==> flow/design.v <==
`timescale 1ns / 1ps
module lab6(
  input  clk,
  input  reset_n,
  input  [3:0] usr_btn,
  output [3:0] usr_led,
  input  uart_rx,
  output uart_tx
);
localparam [2:0] S_MAIN_INIT = 0, S_MAIN_PROMPT = 1,
                 S_MAIN_READ_NUM = 2, S_MAIN_REPLY = 3,
				 S_MAIN_DIVIDE = 4; 
localparam [1:0] S_UART_IDLE = 0, S_UART_WAIT = 1,
                 S_UART_SEND = 2, S_UART_INCR = 3;  
localparam INIT_DELAY = 100_000;  
localparam PROMPT_STR = 0;   
localparam PROMPT_LEN = 35;  
localparam PROMPT_sec_STR = PROMPT_LEN;
localparam PROMPT_sec_LEN = 36;
localparam REPLY_STR  = PROMPT_LEN + PROMPT_sec_LEN;  
localparam REPLY_LEN  = 37;  
localparam MEM_SIZE   = PROMPT_LEN + PROMPT_sec_LEN + REPLY_LEN;
wire enter_pressed;
wire print_enable, print_done;
reg [$clog2(MEM_SIZE):0] send_counter;
reg [1:0] P, P_next;
reg [1:0] Q, Q_next;
reg [$clog2(INIT_DELAY):0] init_counter;
reg [7:0] data[0:MEM_SIZE-1];
reg  [0:PROMPT_LEN*8-1] msg1 = { "\015\012Enter the first decimal number: ", 8'h00 };
reg  [0:PROMPT_sec_LEN*8-1] msg_sec = { "\015\012Enter the second decimal number: ", 8'h00 };
reg  [0:REPLY_LEN*8-1]  msg2 = { "\015\012The integer quotient is: 0x0000.\015\012", 8'h00 };
reg  [15:0] num_reg;   
reg  [15:0] num2_reg;   
reg  [15:0] quo_reg;   
reg  [2:0]  key_cnt;   
reg read_first;
wire transmit;
wire received;
wire [7:0] rx_byte;
reg  [7:0] rx_temp;   
wire [7:0] tx_byte;
wire [7:0] echo_key;  
wire is_num_key;
wire is_receiving;
wire is_transmitting;
wire recv_error;
uart uart(
  .clk(clk),
  .rst(~reset_n),
  .rx(uart_rx),
  .tx(uart_tx),
  .transmit(transmit),
  .tx_byte(tx_byte),
  .received(received),
  .rx_byte(rx_byte),
  .is_receiving(is_receiving),
  .is_transmitting(is_transmitting),
  .recv_error(recv_error)
);
integer idx;
always @(posedge clk) begin
  if (~reset_n) begin
    for (idx = 0; idx < PROMPT_LEN; idx = idx + 1) data[idx] = msg1[idx*8 +: 8];
	for (idx = 0; idx < PROMPT_sec_LEN; idx = idx + 1) data[idx+PROMPT_sec_STR] = msg_sec[idx*8 +: 8];
    for (idx = 0; idx < REPLY_LEN; idx = idx + 1) data[idx+REPLY_STR] = msg2[idx*8 +: 8];
  end
  else if (P == S_MAIN_REPLY) begin  
	  data[REPLY_STR+30-1] <= ((quo_reg[15:12] > 9)? "7" : "0") + quo_reg[15:12];
      data[REPLY_STR+31-1] <= ((quo_reg[11: 8] > 9)? "7" : "0") + quo_reg[11: 8];
      data[REPLY_STR+32-1] <= ((quo_reg[ 7: 4] > 9)? "7" : "0") + quo_reg[ 7: 4];
      data[REPLY_STR+33-1] <= ((quo_reg[ 3: 0] > 9)? "7" : "0") + quo_reg[ 3: 0];
  end
end
assign usr_led = usr_btn;
assign enter_pressed = (rx_temp == 8'h0D);  
always @(posedge clk) begin
  if (~reset_n) P <= S_MAIN_INIT;
  else P <= P_next;
end
always @(posedge clk) begin
	if(~reset_n) read_first <= 0;
	else if(P == S_MAIN_READ_NUM && enter_pressed) begin
		read_first <= ~read_first;
	end
end
always @(*) begin  
  case (P)
    S_MAIN_INIT:  
	  if (init_counter < INIT_DELAY) P_next = S_MAIN_INIT;
	  else P_next = S_MAIN_PROMPT;
    S_MAIN_PROMPT:  
      if (print_done) P_next = S_MAIN_READ_NUM;
      else P_next = S_MAIN_PROMPT;
    S_MAIN_READ_NUM:  
      if (enter_pressed) P_next = (read_first==1) ? S_MAIN_REPLY : S_MAIN_PROMPT;
      else P_next = S_MAIN_READ_NUM;
    S_MAIN_REPLY:  
      if (print_done) P_next = S_MAIN_INIT;
      else P_next = S_MAIN_REPLY;
  endcase
end
assign print_enable = (P != S_MAIN_PROMPT && P_next == S_MAIN_PROMPT) ||
                  (P == S_MAIN_READ_NUM && P_next == S_MAIN_REPLY);
assign print_done = (tx_byte == 8'h0);
always @(posedge clk) begin
  if (P == S_MAIN_INIT) init_counter <= init_counter + 1;
  else init_counter <= 0;
end
always @(posedge clk) begin
  if (~reset_n) Q <= S_UART_IDLE;
  else Q <= Q_next;
end
always @(*) begin  
  case (Q)
    S_UART_IDLE:  
      if (print_enable) Q_next = S_UART_WAIT;
      else Q_next = S_UART_IDLE;
    S_UART_WAIT:  
      if (is_transmitting == 1) Q_next = S_UART_SEND;
      else Q_next = S_UART_WAIT;
    S_UART_SEND:  
      if (is_transmitting == 0) Q_next = S_UART_INCR;  
      else Q_next = S_UART_SEND;
    S_UART_INCR:
      if (tx_byte == 8'h0) Q_next = S_UART_IDLE;  
      else Q_next = S_UART_WAIT;
  endcase
end
assign transmit = (Q_next == S_UART_WAIT ||
                  (P == S_MAIN_READ_NUM && received) ||
                   print_enable);
assign is_num_key = (rx_byte > 8'h2F) && (rx_byte < 8'h3A) && (key_cnt < 5);
assign echo_key = (is_num_key || rx_byte == 8'h0D)? rx_byte : 0;
assign tx_byte  = ((P == S_MAIN_READ_NUM) && received)? echo_key : data[send_counter];
always @(posedge clk) begin
  case (P_next)
    S_MAIN_INIT: send_counter <= PROMPT_STR;
    S_MAIN_READ_NUM: send_counter <= (read_first==1) ? REPLY_STR : PROMPT_sec_STR;
    default: send_counter <= send_counter + (Q_next == S_UART_INCR);
  endcase
end
always @(posedge clk) begin
  if (~reset_n || (P == S_MAIN_INIT || P == S_MAIN_PROMPT)) key_cnt <= 0;
  else if (received && is_num_key) key_cnt <= key_cnt + 1;
end
reg [15:0] Quo,R;  
integer i;
always @(*) begin
    Quo = 0;
    R = 0;
    for(i=15;i>=0;i=i-1) begin
        R = R << 1;
        R[0] = num_reg[i];
        if(R >= num2_reg) begin
            R = R-num2_reg;
            Quo[i] = 1;
        end
    end
end
always @(posedge clk)begin  
	if(~reset_n) quo_reg <= 0;
	else begin
	   quo_reg <= Quo;  
	end
end
always @(posedge clk)begin
  if (~reset_n) num_reg <= 0;
  else if (P == S_MAIN_INIT) num_reg <= 0;
  else if (received && is_num_key && read_first==0) num_reg <= (num_reg * 10) + (rx_byte - 48);  
end
always @(posedge clk)begin  
  if (~reset_n) num2_reg <= 0;
  else if (P == S_MAIN_INIT) num2_reg <= 0;
  else if (received && is_num_key && read_first==1) num2_reg <= (num2_reg * 10) + (rx_byte - 48);
end
always @(posedge clk) begin
  rx_temp <= (received)? rx_byte : 8'h0;
end
endmodule
`timescale 1ns / 1ps
module uart(
    input clk,  
    input rst,  
    input rx,   
    output tx,  
    input transmit,          
    input [7:0] tx_byte,     
    output received,         
    output [7:0] rx_byte,    
    output is_receiving,     
    output is_transmitting,  
    output recv_error        
    );
parameter CLOCK_DIVIDE = 651;  
parameter RX_IDLE = 0;
parameter RX_CHECK_START = 1;
parameter RX_READ_BITS = 2;
parameter RX_CHECK_STOP = 3;
parameter RX_DELAY_RESTART = 4;
parameter RX_ERROR = 5;
parameter RX_RECEIVED = 6;
parameter TX_IDLE = 0;
parameter TX_SENDING = 1;
parameter TX_DELAY_RESTART = 2;
reg [10:0] rx_clk_divider = CLOCK_DIVIDE;
reg [10:0] tx_clk_divider = CLOCK_DIVIDE;
reg       rx_ff;
reg [2:0] recv_state = RX_IDLE;
reg [5:0] rx_countdown;
reg [3:0] rx_bits_remaining;
reg [7:0] rx_data;
reg tx_out = 1;
reg [1:0] tx_state = TX_IDLE;
reg [5:0] tx_countdown;
reg [3:0] tx_bits_remaining;
reg [7:0] tx_data;
assign received = (recv_state == RX_RECEIVED);
assign recv_error = (recv_state == RX_ERROR);
assign is_receiving = (recv_state != RX_IDLE);
assign rx_byte = rx_data;
assign tx = tx_out;
assign is_transmitting = tx_state != TX_IDLE;
always @(posedge clk) begin
  if (rst) begin
    recv_state = RX_IDLE;
    tx_state = TX_IDLE;
  end
  else begin
    rx_ff <= rx;
  end
  rx_clk_divider = rx_clk_divider - 1;
  if (!rx_clk_divider) begin
    rx_clk_divider = CLOCK_DIVIDE;
    rx_countdown = rx_countdown - 1;
  end
  tx_clk_divider = tx_clk_divider - 1;
  if (!tx_clk_divider) begin
    tx_clk_divider = CLOCK_DIVIDE;
    tx_countdown = tx_countdown - 1;
  end
  case (recv_state)
    RX_IDLE: begin
      if (!rx_ff) begin
        rx_clk_divider = CLOCK_DIVIDE;
        rx_countdown = 8;
        recv_state = RX_CHECK_START;
      end
    end
    RX_CHECK_START: begin
      if (!rx_countdown) begin
        if (!rx_ff) begin
          rx_countdown = 16;
          rx_bits_remaining = 8;
          recv_state = RX_READ_BITS;
        end else begin
          recv_state = RX_ERROR;
        end
      end
    end
    RX_READ_BITS: begin
      if (!rx_countdown) begin
        rx_data = {rx_ff, rx_data[7:1]};
        rx_countdown = 16;
        rx_bits_remaining = rx_bits_remaining - 1;
        recv_state = rx_bits_remaining ? RX_READ_BITS : RX_CHECK_STOP;
      end
    end
    RX_CHECK_STOP: begin
      if (!rx_countdown) begin
        recv_state = rx_ff ? RX_RECEIVED : RX_ERROR;
      end
    end
    RX_DELAY_RESTART: begin
      recv_state = rx_countdown ? RX_DELAY_RESTART : RX_IDLE;
    end
    RX_ERROR: begin
      rx_countdown = 32;
      recv_state = RX_DELAY_RESTART;
    end
    RX_RECEIVED: begin
      recv_state = RX_IDLE;
    end
    default: recv_state = RX_IDLE;
  endcase
  case (tx_state)
    TX_IDLE: begin
      if (transmit) begin
        tx_data = tx_byte;
        tx_clk_divider = CLOCK_DIVIDE;
        tx_countdown = 16;
        tx_out = 0;
        tx_bits_remaining = 8;
        tx_state = TX_SENDING;
      end
    end
    TX_SENDING: begin
      if (!tx_countdown) begin
        if (tx_bits_remaining) begin
          tx_bits_remaining = tx_bits_remaining - 1;
          tx_out = tx_data[0];
          tx_data = {1'b0, tx_data[7:1]};
          tx_countdown = 16;
          tx_state = TX_SENDING;
        end else begin
          tx_out = 1;
          tx_countdown = 32;
          tx_state = TX_DELAY_RESTART;
        end
      end
    end
    TX_DELAY_RESTART: begin
      tx_state = tx_countdown ? TX_DELAY_RESTART : TX_IDLE;
    end
    default: tx_state = TX_IDLE;
  endcase
end
endmodule
======== Reports on lab6 ========
Tool output for the design above, in the order of the flow.
Lines are those of the file above, counted from 1.
Library cell names are shortened.
The mark n/a stands for no value.
inputs
  design top .............................. lab6
  clock input ............................. clk
  library ................................. sky130hd
  corner .................................. tt_025C_1v80

======== After elaboration ========
Yosys after proc, flatten, opt, wreduce and memory -nomap, before mapping. Print and check cells are not counted. Equal cells are merged and count once.
storage and ports
  output and inout bits ................... 5
  input bits .............................. 7
  clocked read ports x word width ......... 0
  latch bits .............................. 0
  memory bits (writable) .................. 0
  flip-flop bits (word level) ............. 187
  memories kept ........................... 0
  elaborated cells ........................ 379
  memory bits (read-only) ................. 0
operators by class
  multiplexer cells ....................... 100
  add/subtract/negate cells ............... 31
  $lt $le $gt $ge ......................... 24
  bitwise logic cells ..................... 2
  reductions and logical operators ........ 59
  divide/modulo/power cells ............... 0
  multiply operators ...................... 2
  shift-type cells ........................ 0
  equality and inequality tests ........... 135
operator list
  kind                                                                     count
  7-bit == test with constant B                                            44
  8-bit parallel mux with 32-bit select                                    1
  16-bit >= comparator                                                     15
  15-bit 2-to-1 mux                                                        15
  7-bit by 6-bit == test with 1-bit output with constant B                 32
  15-bit subtractor                                                        14
  7-bit by 5-bit == test with 1-bit output with constant B                 16
  16-bit by 3-bit multiplier with 15-bit output with constant B            2
  11-bit 2-to-1 mux                                                        6
  7-bit by 4-bit == test with 1-bit output with constant B                 8
  6-bit 2-to-1 mux                                                         9
  8-bit 2-to-1 mux                                                         5
  3-bit 2-to-1 mux                                                         11
  8-bit parallel mux with 2-bit select                                     2
  6-bit by 4-bit adder with 7-bit output                                   4
  7-bit by 3-bit == test with 1-bit output with constant B                 4
  6-bit parallel mux with 4-bit select                                     1
  1-bit 2-to-1 mux                                                         24
  4-bit 2-to-1 mux                                                         6
  11-bit by 1-bit subtractor with 11-bit output with constant B            2
  11-bit logical NOT                                                       2
  2-bit 2-to-1 mux                                                         11
  3-bit OR reduction                                                       7
  18-bit by 1-bit adder with 18-bit output with constant B                 1
  18-bit by 17-bit less-than comparator with 1-bit output with constant B  1
  3-bit parallel mux with 6-bit select                                     1
  1-bit by 16-bit >= comparator with 1-bit output                          1
  16-bit adder                                                             1
Other operator kinds: 48; their cells: 107.

======== Depth ========
Longest topological path by Yosys (ltp), each cell counted once; first at word level (registers and memories cut), then after technology mapping (sequential cells cut; the memories' decode and read muxes count).
depth
  word-level depth ........................ 32
  ABC_AREA ................................ 0
  depth in mapped cells ................... 171
  gate-level depth less buffers ........... 157

======== After synthesis ========
The flow's flattened synthesis, as Yosys stat reports it; memories are mapped. The netlist is that of the ABC_AREA named above (0 if unset); the other value can give another one.
cell types
  cell      count  total area (um2)
  ha_1      338    4.23E+03
  dfxtp_1   160    3.2E+03
  xnor2_1   163    1.43E+03
  nor2_1    332    1.25E+03
  a21oi_1   239    1.2E+03
  nand2_1   289    1,084.79
  o21ai_0   182    910.874
  xor2_1    99     867.082
  edfxtp_1  26     780.749
  a21o_1    100    750.72
  mux2_2    55     619.344
  inv_1     160    600.576
  o21a_1    64     480.461
  a211oi_1  57     427.91
  nor3_1    85     425.408
  fa_1      21     420.403
  nor2b_1   61     381.616
  nand3_1   74     370.355
Not listed: further types 80, cells in them 799.
mapped netlist
  cell area after synthesis ............... 25,195.4 um2
  buffer cells ............................ 118
  cell count .............................. 3,304
  mapped flip-flops ....................... 186
  sequential area ......................... 3,983.8 um2
By module: a second synthesis without flattening, with its own total; a netlist apart from the flattened one above.
unflattened totals
  cells (unflattened synthesis) ........... 3,419
  area (unflattened synthesis) ............ 25,752.2 um2
Each row is one instance without its submodules.
modules
  module  area (um2)  instances  seq. area (um2)  cells
  lab6    22,417.8    1          2,422.3          3,057
  uart    3,334.4     1          1,561.5          362

======== Timing after synthesis ========
Source: OpenSTA report_checks on the synthesized netlist (no wires, ideal clock, input and output delay 20% of the period each), path of least setup slack; recovery checks are left aside. Register names are those of the netlist, which keeps one name where synthesis merged equal registers.
timing path post-synthesis
  path type ............................... register -> register
  from .................................... register num2_reg[1]
  to ...................................... register quo_reg[0]
  path delay .............................. 34,605 ps
  period .................................. 32,400 ps
  stages .................................. 154
  data required time ...................... 32,278 ps
  path buffers ............................ 23
  setup time .............................. 122 ps
  arrival ................................. 34,483 ps
  slack ................................... -2,204 ps
  time at the first pin ................... 0 ps
  period reached after synthesis .......... 34,604 ps
"path delay" = arrival - input delay + setup time.
"stages": output pins that drive a net of the path, with the launching flip-flop's if there is one; two outputs of one cell count as two.
"period reached after synthesis" is the clock period less the worst setup slack; recovery checks do not enter. This is arithmetic on one report: input and output delays are still those of the set period (20% each).
Between the ends stands the longest chain of elaborated cells between them, by number of cells; it is not shown to be the way that was timed. Of several equally long chains one is given.
A line is the first line of the expression or statement that the cell stems from. Yosys adds cells for indexed reads and writes and turns some case tables into memories.
At most two assigning lines are given for a register; there are more.
between the ends, post-synthesis
  path through ............................ dfxtp_1 > inv_2 > ha_1 > clkbuf_1 > o2111ai_1 > clkbuf_1 > a211oi_1 > ha_1 > clkbuf_1 > nand3_1 > or2_2 > or3_1 > a31oi_2 > mux2i_1 > inv_1 > fa_1 > nand2b_1 > a21o_1 > [118 not listed] > a31oi_1 > a31oi_1 > nor4b_1 > nor2_1 > clkbuf_1 > nor2_1 > a21oi_1 > ha_1 > a21o_1 > a21o_1 > a21o_1 > a21o_1 > a21oi_1 > o21ai_0 > a21oi_1 > o21ai_0 > a311oi_1 > nor2_1
  length of the longest elaborated chain .. 32
  elaborated cells between the ends (all ways) .. 47
  RTL lines with such cells ............... 2
  those cells by class .................... add/sub: 15; compare: 16; mux: 16
ends and longest elaborated chain, post-synthesis
  what                                             RTL line  text
  start: declaration                               34        reg  [15:0] num2_reg;
  start: assignment                                173       if (~reset_n) num2_reg <= 0;
  start: assignment                                175       else if (received && is_num_key && read_first==1) num2_reg <= (num2_reg * 10) + (rx_byte - 48);
  1-bit by 16-bit >= comparator with 1-bit output  155       if(R >= num2_reg) begin
  15-bit 2-to-1 mux                                155
  16-bit >= comparator                             155
  15-bit 2-to-1 mux                                155
  16-bit >= comparator                             155
  15-bit 2-to-1 mux                                155
  16-bit >= comparator                             155
  [18 not listed]                                  n/a
  15-bit 2-to-1 mux                                155
  16-bit >= comparator                             155
  15-bit 2-to-1 mux                                155
  16-bit >= comparator                             155
  15-bit 2-to-1 mux                                155
  16-bit >= comparator                             155
  1-bit 2-to-1 mux                                 155
  end: assignment                                  162       if(~reset_n) quo_reg <= 0;
  end: assignment                                  164       quo_reg <= Quo;
  end: declaration                                 35        reg  [15:0] quo_reg;

======== Timing after layout ========
Path of least setup slack in the final report of job 1 (OpenROAD, finished layout, wires in). Where an end is a register, its clock arrival counts in the times.
The report prints the path's times to 10 ps; the period is as set.
timing path after layout
  path type ............................... register -> register
  from .................................... register num_reg[15]
  to ...................................... register quo_reg[0]
  stages .................................. 157
  slack ................................... 1,510 ps
  data required time ...................... 32,730 ps
  path buffers ............................ 24
  period .................................. 32,400 ps
  arrival ................................. 31,220 ps
  setup time .............................. 110 ps
  time at the first pin ................... 440 ps
Between the ends stands the longest chain of elaborated cells between them, by number of cells; it is not shown to be the way that was timed. Of several equally long chains one is given.
At most two assigning lines are given for a register; there are more.
between the ends, after layout
  path through ............................ dfxtp_2 > inv_2 > ha_4 > inv_4 > ha_4 > buf_8 > o2111ai_4 > buf_12 > o31a_1 > inv_2 > ha_4 > nor2b_4 > o21a_1 > a2111oi_4 > o31ai_2 > a2111oi_2 > or3_1 > xor2_1 > [121 not listed] > a31oi_4 > a31oi_2 > nor4b_4 > nor2_4 > buf_8 > nor2_4 > a21oi_2 > ha_1 > a21o_1 > a21o_1 > a21o_1 > a21o_1 > a21oi_2 > o21ai_2 > a21oi_2 > o21ai_2 > a311oi_2 > nor2_1
  length of the longest elaborated chain .. 32
  elaborated cells between the ends (all ways) .. 47
  RTL lines with such cells ............... 2
  those cells by class .................... add/sub: 15; compare: 16; mux: 16
ends and longest elaborated chain, after layout
  what                                           RTL line  text
  start: declaration                             33        reg  [15:0] num_reg;
  start: assignment                              168       if (~reset_n) num_reg <= 0;
  start: assignment                              170       else if (received && is_num_key && read_first==0) num_reg <= (num_reg * 10) + (rx_byte - 48);
  1-bit by 15-bit subtractor with 15-bit output  156       R = R-num2_reg;
  15-bit 2-to-1 mux                              155       if(R >= num2_reg) begin
  16-bit >= comparator                           155
  15-bit 2-to-1 mux                              155
  16-bit >= comparator                           155
  15-bit 2-to-1 mux                              155
  16-bit >= comparator                           155
  [18 not listed]                                n/a
  15-bit 2-to-1 mux                              155
  16-bit >= comparator                           155
  15-bit 2-to-1 mux                              155
  16-bit >= comparator                           155
  15-bit 2-to-1 mux                              155
  16-bit >= comparator                           155
  1-bit 2-to-1 mux                               155
  end: assignment                                162       if(~reset_n) quo_reg <= 0;
  end: assignment                                164       quo_reg <= Quo;
  end: declaration                               35        reg  [15:0] quo_reg;

FLOW RESULTS
============

Measured results for lab6: 2 stored runs of the Yosys and OpenROAD flow on sky130hd. The settings differ; the order carries no meaning. The constraints put input and output delay at 20% of the set period each and load the outputs with 0.01 pF.
"clock period achieved": clock period set for the run, less the worst setup slack. It is reckoned from that one timing run; input and output delays stay at 20% of the period that was set.
"worst setup path time" means the part of the period allowed to the worst setup path (the constraints hold back 20% at inputs and 20% at outputs) less its slack; where the path has registers, the arrival times of their clocks count too.
"power" is the tool's figure for a default switching activity; nothing was simulated.
"worst setup path time" is given in steps of 10 ps.

---- job 1 ----
settings
  period_ns = 32.4
  CORE_UTILIZATION = 20
  SETUP_SLACK_MARGIN = 1.24
  HOLD_SLACK_MARGIN = 0.07
  CORE_MARGIN = 9
  CELL_PAD_IN_SITES_GLOBAL_PLACEMENT = 0
  GPL_TIMING_DRIVEN = 0
  GPL_ROUTABILITY_DRIVEN = 0
  SLEW_MARGIN = 35
  MAX_ROUTING_LAYER = met4
  CAP_MARGIN = 20
results
  worst setup path time ................... 30,890 ps
  class of the worst setup path ........... register -> register
  total negative slack .................... 0 ps
  clock period achieved ................... 30,886 ps
  standard-cell area of the final layout .. 33,405.8 um2
  utilization after layout ................ 0.268
  power ................................... 563.7 µW
  worst setup slack after layout .......... 1,514 ps
  worst hold slack in the final report .... 435 ps
  mapped cell area after synthesis ........ 25,195.4 um2
  overall die area ........................ 139,077.0 um2

---- job 2 ----
settings
  period_ns = 38.4
  CORE_UTILIZATION = 53
  PLACE_DENSITY = 0.47
  HOLD_SLACK_MARGIN = 0.06
  CELL_PAD_IN_SITES_GLOBAL_PLACEMENT = 1
  CELL_PAD_IN_SITES_DETAIL_PLACEMENT = 2
  ABC_AREA = 1
  GPL_TIMING_DRIVEN = 0
  CTS_CLUSTER_DIAMETER = 274
  CAP_MARGIN = 20
  CORE_MARGIN = 2
  SLEW_MARGIN = 20
results
  incomplete, placement halted on DPL-0033
